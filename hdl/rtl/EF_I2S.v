==> flow/design.v <==
`default_nettype        none
module i2s_rx (
    input   wire        clk,
    input   wire        rst_n,
    input   wire        sd,
    input   wire        ws,
    input   wire        sck,
    input   wire        left_justified,
    output  reg         rdy,
    output  reg  [31:0] sample
);
    reg [31:0] sr;
    reg ws_dly0, ws_dly;
    reg last_ws, ws_npulse, ws_ppulse; always @(posedge clk, negedge rst_n)  if(!rst_n)begin last_ws <= 1'b1; ws_npulse <= 1'b0; ws_ppulse <= 1'b0; end else begin last_ws <= ws; ws_npulse <= ~ws & last_ws; ws_ppulse <= ws & ~last_ws; end
    reg last_sck; wire sck_pulse; always @(posedge clk, negedge rst_n) if(!rst_n) last_sck <= 1'b0; else last_sck <= sck; assign sck_pulse = sck & ~last_sck;
    reg last_nsck; wire sck_npulse; always @(posedge clk, negedge rst_n) if(!rst_n) last_nsck <= 1'b0; else last_nsck <= sck; assign sck_npulse = ~sck & last_nsck;
    reg last_ws_dly, ws_dly_npulse, ws_dly_ppulse; always @(posedge clk, negedge rst_n)  if(!rst_n)begin last_ws_dly <= 1'b0; ws_dly_npulse <= 1'b0; ws_dly_ppulse <= 1'b0; end else begin last_ws_dly <= ws_dly; ws_dly_npulse <= ~ws_dly & last_ws_dly; ws_dly_ppulse <= ws_dly & ~last_ws_dly; end
    always @(posedge clk or negedge rst_n)
        if(!rst_n) begin
            ws_dly <= 0;
            ws_dly0 <= 0;
        end
        else if(sck_npulse) begin
            ws_dly0 <= ws;
            ws_dly <= ws_dly0;
        end
    wire ws_pulse = ws_ppulse | ws_npulse;
    wire ws_dly_pulse = ws_dly_ppulse | ws_dly_npulse;
    always @(posedge clk or negedge rst_n)
        if(!rst_n)
            sr <= 32'b0;
        else
            if(sck_pulse) 
                sr <= {sr[30:0], sd};
    always @(posedge clk or negedge rst_n)
        if(!rst_n)
            sample <= 32'b0;
        else
            if(left_justified & ws_pulse)
                sample <= sr;
            else if(~left_justified & ws_dly_pulse)
                sample <= sr;
    reg first; 
    always @(posedge clk or negedge rst_n)
        if(!rst_n)
          first <= 1'b0;
        else if (ws_pulse | ws_dly_pulse)
          first <= 1'b1;
    always @(posedge clk or negedge rst_n)
        if(!rst_n)
            rdy <= 1'b0;
        else if(left_justified)
            rdy <= ws_pulse & first;
        else
            rdy <= ws_dly_pulse & first;
endmodule
module EF_I2S #(parameter DW=32, AW=4) (
    input   wire            clk,
    input   wire            rst_n,
    output  wire            ws,
    output  wire            sck,
    input   wire            sdi,
    input   wire            fifo_en,
    input   wire            fifo_rd,
    input   wire            fifo_clr,
    input   wire [AW-1:0]   fifo_level_threshold,
    input   wire            fifo_flush,
    output  wire            fifo_full,
    output  wire            fifo_empty,
    output  wire [AW-1:0]   fifo_level,
    output  wire            fifo_level_above,
    output  wire [31:0]     fifo_rdata,
    input   wire            sign_extend,
    input   wire            left_justified,
    input   wire [5:0]      sample_size,
    input   wire [7:0]      sck_prescaler,
    input   wire [31:0]     avg_threshold,
    output  wire            avg_flag,
    input   wire            avg_en,
    input   wire            avg_sel,         
    input   wire [31:0]     zcr_threshold,
    output  wire            zcr_flag,
    input   wire            zcr_en,
    input   wire            zcr_sel,         
    output  wire            vad_flag,
    input   wire [1:0]      channels,        
    input   wire            en         
); 
    reg         sck_reg;
    reg         ws_reg;
    reg [7:0]   prescaler;
    reg [4:0]   bit_ctr;
    wire        sample_rdy;
    assign      sck = sck_reg;
    assign      ws = ws_reg;
    wire [31:0]  sample;
    always @ (posedge clk, negedge rst_n)
        if(!rst_n)
            prescaler <= 8'b0;
        else if(en)
            if(prescaler == 8'b0)
                prescaler <= sck_prescaler;
            else 
                prescaler <= prescaler - 1'b1;
    always @ (posedge clk, negedge rst_n)
        if(!rst_n)
            sck_reg <= 1'b0;
        else if(en==1'b1 && prescaler == 8'b0)
            sck_reg <= !sck_reg;
    always @ (posedge clk, negedge rst_n)
        if(!rst_n)
            bit_ctr <= 5'b0;
        else if(en == 1'b1 && prescaler == 8'b0 && sck_reg == 1'b1)
            bit_ctr <= bit_ctr + 1'b1;
    always @ (posedge clk, negedge rst_n)
        if(!rst_n)
            ws_reg <= 1'b1;
        else
            if(en==1'b1 && bit_ctr==5'b0 && prescaler==8'b0 && sck_reg==1'b1)
                ws_reg <= !ws_reg;
    wire [1:0]  current_channel = 1 << (left_justified == ~ws);
    wire        fifo_wr = fifo_en & sample_rdy & |(current_channel & channels);
    wire [31:0] sample_sign = sign_extend ? {32{sample[31]}} << sample_size : 32'b0;
    wire [31:0] fifo_wdata = (sample >> (32-sample_size)) | sample_sign;
    assign      fifo_level_above = (fifo_level > fifo_level_threshold) | fifo_full;
    reg  [31:0] sum;
    reg  [5:0]  sum_ctr;
    wire [31:0] abs_sample_value = (fifo_wdata[31]) ? ~fifo_wdata : fifo_wdata;
    always @ (posedge clk, negedge rst_n)
        if(!rst_n)
            sum_ctr <= 'b0;
        else
            if(sample_rdy & |(current_channel & channels))
                sum_ctr <= sum_ctr + 1'b1;
    wire sum_ctr_zero = avg_sel ? (sum_ctr == 6'b0) : (sum_ctr[4:0] == 5'b0);
    always @ (posedge clk, negedge rst_n)
        if(!rst_n)
            sum <= 'b0;
        else if(sample_rdy & |(current_channel & channels))
            if(sum_ctr_zero)
                sum <= abs_sample_value;
            else
               if(avg_en) sum <= sum + abs_sample_value;
    wire avg_gt_threshold = avg_sel ? (sum[31:6] > avg_threshold) : (sum[31:5] > avg_threshold);
    assign avg_flag = avg_en & (avg_gt_threshold);
    reg prev_sign;
    reg  [31:0] zcr;
    reg  [5:0]  zc_ctr;
    always @ (posedge clk, negedge rst_n)
        if(!rst_n)
            zc_ctr <= 'b0;
        else
            if(sample_rdy & |(current_channel & channels))
                zc_ctr <= zc_ctr + 1'b1;
    always @(posedge clk, negedge rst_n)
        if(!rst_n)
            prev_sign <= 1'b0;
        else if(sample_rdy & |(current_channel & channels))
            prev_sign <= fifo_wdata[31];
    wire zc_ctr_zero = zcr_sel ? (zc_ctr == 6'b0) : (zc_ctr[4:0] == 5'b0);
    always @ (posedge clk, negedge rst_n)
        if(!rst_n)
            zcr <= 'b0;
        else if(sample_rdy & |(current_channel & channels))
            if(zc_ctr_zero)
                zcr <= 0;
            else
                if(zcr_en) zcr <= zcr + (prev_sign ^ fifo_wdata[31]);
    wire zcr_gt_threshold = zcr > zcr_threshold;
    assign zcr_flag = zcr_en & (zcr_gt_threshold);
    assign vad_flag = avg_flag & zcr_flag;
    i2s_rx RX (
        .clk(clk),
        .rst_n(rst_n),
        .sd(sdi),
        .ws(ws),
        .sck(sck),
        .left_justified(left_justified),
        .sample(sample),
        .rdy(sample_rdy)
    );
    ef_util_fifo #(.DW(DW), .AW(AW)) I2SFIFO (
        .clk(clk),
        .rst_n(rst_n),
        .flush(fifo_flush),
        .rd(fifo_rd),
        .wr(fifo_wr),
        .wdata(fifo_wdata),
        .empty(fifo_empty),
        .full(fifo_full),
        .rdata(fifo_rdata),
        .level(fifo_level)    
    );
endmodule
Tool chain data of i2s_rx
The steps from the RTL of i2s_rx to its reports follow in flow order.
Line numbers count from 1 in the design file above.
Operators: Yosys type, input widths -> output width; for muxes data width and select width s.
Cell names lack the library's common part.
Not given: --
- top module: i2s_rx
- clock: clk
- standard-cell library: sky130hd
- library corner: tt_025C_1v80

Elaborated design
Yosys after proc, flatten, opt, wreduce and memory -nomap, before mapping. Memory bits, and registers merged into a memory's read port (data or address), are not among the register bits. Print and check cells are not counted. Equal cells are merged and count once.
- noted bits in registers: 75
- noted bits in latches: 0
- RAM bits at 0
- noted memory bits (read-only): 0
- noted clocked read ports x word width: 0
- noted memory cells: 0
- bits of input ports: 6
- noted cells after elaboration: 37
- $add $sub $neg at 0
- multiply operators: 0
- noted div/mod/pow operators: 0
- $lt $le $gt $ge: 0
- equal/unequal tests: 0
- noted shifts and indexed selects: 0
- noted mux-type cells: 3
- bitwise logic cells at 20
- reductions and logical operators at 1
- operator list (operator ; number):
    $mux 32 ; 2
    $and 1x1->1 ; 10
    $not 1->1 ; 7
    $or 1x1->1 ; 3
    $reduce_bool 2->1 ; 1
    $mux 1 ; 1

Logic depth
Depth = most cells in a row (Yosys ltp): at word level without a register or memory, in the mapped netlist without a sequential cell, where the memories' decode and read muxes count.
- depth in word-level cells at 4
- ABC_AREA: 0
- gate-level depth with buffers at 4
- noted mapped depth without buffers: 3

Netlist
Source: synth_stat.txt of the flow (Yosys; design flattened, memories mapped). It holds for the ABC_AREA given above (unset counts as 0); a run with the other value may have another netlist.
The area totals of this step are shown rounded.
- cell types (type ; number ; area in all (µm²)):
    dfrtp_1 ; 74 ; 1.85E+03
    mux2_2 ; 62 ; 698.17
    mux2_1 ; 4 ; 45.043
    nor2b_1 ; 6 ; 37.536
    buf_6 ; 3 ; 33.782
    dfstp_2 ; 1 ; 26.275
    buf_4 ; 3 ; 22.522
    nor3_2 ; 1 ; 10.01
    a21oi_2 ; 1 ; 8.758
    and2_1 ; 1 ; 6.256
    clkbuf_2 ; 1 ; 5.005
    nor3_1 ; 1 ; 5.005
    nand2_1 ; 1 ; 3.754
    nor2_1 ; 1 ; 3.754
- cells in the netlist: 160
- mapped area: 2758 µm²
- noted flip-flop cells: 75
- noted buffers: 7

Timing after synthesis
OpenSTA on the mapped netlist: ideal clock, no wires. The path of least setup slack (recovery checks aside). Input and output delay are each 20% of the period. Register names are those of the netlist, which keeps one name where synthesis merged equal registers.
- path type: reg2reg
- start point: register ws_dly_npulse
- end point: register sample[10]
- period at 1660 ps
- library setup time: 125 ps
- noted launch time at the first pin: 0 ps
- arrival: 1150 ps
- noted path slack: 385 ps
- delay of the path: 1275 ps
- stages on the path: 5
- noted synthesis period reached: 1275 ps
"delay of the path" = arrival - input delay + setup time.
"stages on the path": output pins that drive a net of the path, with the launching flip-flop's if there is one; two outputs of one cell count as two.
"synthesis period reached" = period - worst setup slack (recovery checks aside). The figure is calculated, with input and output delays left at 20% of the set period.
Between the ends stands the longest chain of elaborated cells between them, by number of cells; it is not shown to be the way that was timed. Of several equally long chains one is given.
Each line given opens the expression or statement behind the cell; cells for indexed reads and writes are added by Yosys, which also makes memories of some case tables.
At most two assigning lines are given for a register; there are more.
- cells stage by stage: dfrtp_1 -> nor3_2 -> a21oi_2 -> buf_6 -> mux2_2
- cells in the longest elaborated chain: 4
- RTL lines, path post-synthesis (item ; RTL line ; text):
    start, declared ; 17 ; reg last_ws_dly, ws_dly_npulse, ws_dly_ppulse; always @(posedge clk, negedge rst_n)  if(!rst_n)begin last_ws_d ...
    start, assigned ; 17 ;
    $or 1x1->1 ; 28 ; wire ws_dly_pulse = ws_dly_ppulse | ws_dly_npulse;
    $and 1x1->1 ; 41 ; else if(~left_justified & ws_dly_pulse)
    $mux 32 ; 41 ;
    $mux 32 ; 39 ; if(left_justified & ws_pulse)
    end, assigned ; 40 ; sample <= sr;
    end, assigned ; 42 ; sample <= sr;
    end, declared ; 10 ; output  reg  [31:0] sample

Path in the finished layout
Path of least setup slack in the final report of record 2 (OpenROAD, finished layout, wires in). Where an end is a register, its clock arrival counts in the times.
The report prints the path's times to 10 ps; the period is as set.
- path type: reg2out
- start point: register rdy
- end point: output rdy
- period at 1560 ps
- output delay at 310 ps
- noted launch time at the first pin: 320 ps
- arrival: 1190 ps
- noted path slack: 60 ps
- stages on the path: 2
At most two assigning lines are given for a register; there are more.
- cells stage by stage: dfrtp_1 -> clkdlybuf4s50_1
- cells in the longest elaborated chain: 0
- RTL lines, path post-layout (item ; RTL line ; text):
    start, declared ; 9 ; output  reg         rdy,
    start, assigned ; 53 ; rdy <= ws_pulse & first;
    start, assigned ; 55 ; rdy <= ws_dly_pulse & first;
    end, declared ; 9 ;

Subject: i2s_rx on sky130hd, stored results

Hello all,

Record of 2 stored runs of the RTL-to-layout flow on i2s_rx, platform sky130hd. The runs are unordered. Constraints: input delay and output delay 20% of the set period each, output load 0.01 pF.
By "achieved clock period" is meant the clock period of the run minus its worst setup slack. This is arithmetic on one report: input and output delays are still those of the set period (20% each).
"critical setup path time" is the time allowed to the run's worst setup path (the clock period less input and output delay, where it has them) less its slack. Clock arrival times count: a late capture clock shortens it, a late launch clock lengthens it.
"power" is the tool's figure for a default switching activity; nothing was simulated.
"critical setup path time" is known to 10 ps.
Values from the reports are rounded here.

Record 1
Settings were period_ns = 0.881; CORE_UTILIZATION = 55; PLACE_DENSITY_LB_ADDON = 0.23; CELL_PAD_IN_SITES_DETAIL_PLACEMENT = 1; ABC_AREA = 0; GPL_TIMING_DRIVEN = 0; CAP_MARGIN = 20; CORE_MARGIN = 2; SLEW_MARGIN = 20
- unfinished; error DPL-0033 in clock tree synthesis

Record 2
Settings were period_ns = 1.56; CORE_UTILIZATION = 46; CAP_MARGIN = 20; CORE_MARGIN = 2; SLEW_MARGIN = 20
- noted the area of the standard cells in the finished layout: 3512 µm²
- power: 5134 uW
- noted the setup TNS: 0 ps
- chip area in the Yosys report: 2758 µm²
- worst setup slack after layout at 58 ps
- noted the worst hold slack in the final report: 421 ps
- achieved clock period: 1502 ps
- area of the die: 6630 µm²
- final design utilization at 60.0%
- noted the critical setup path time: 1190 ps
- worst path kind: reg2out

Thanks
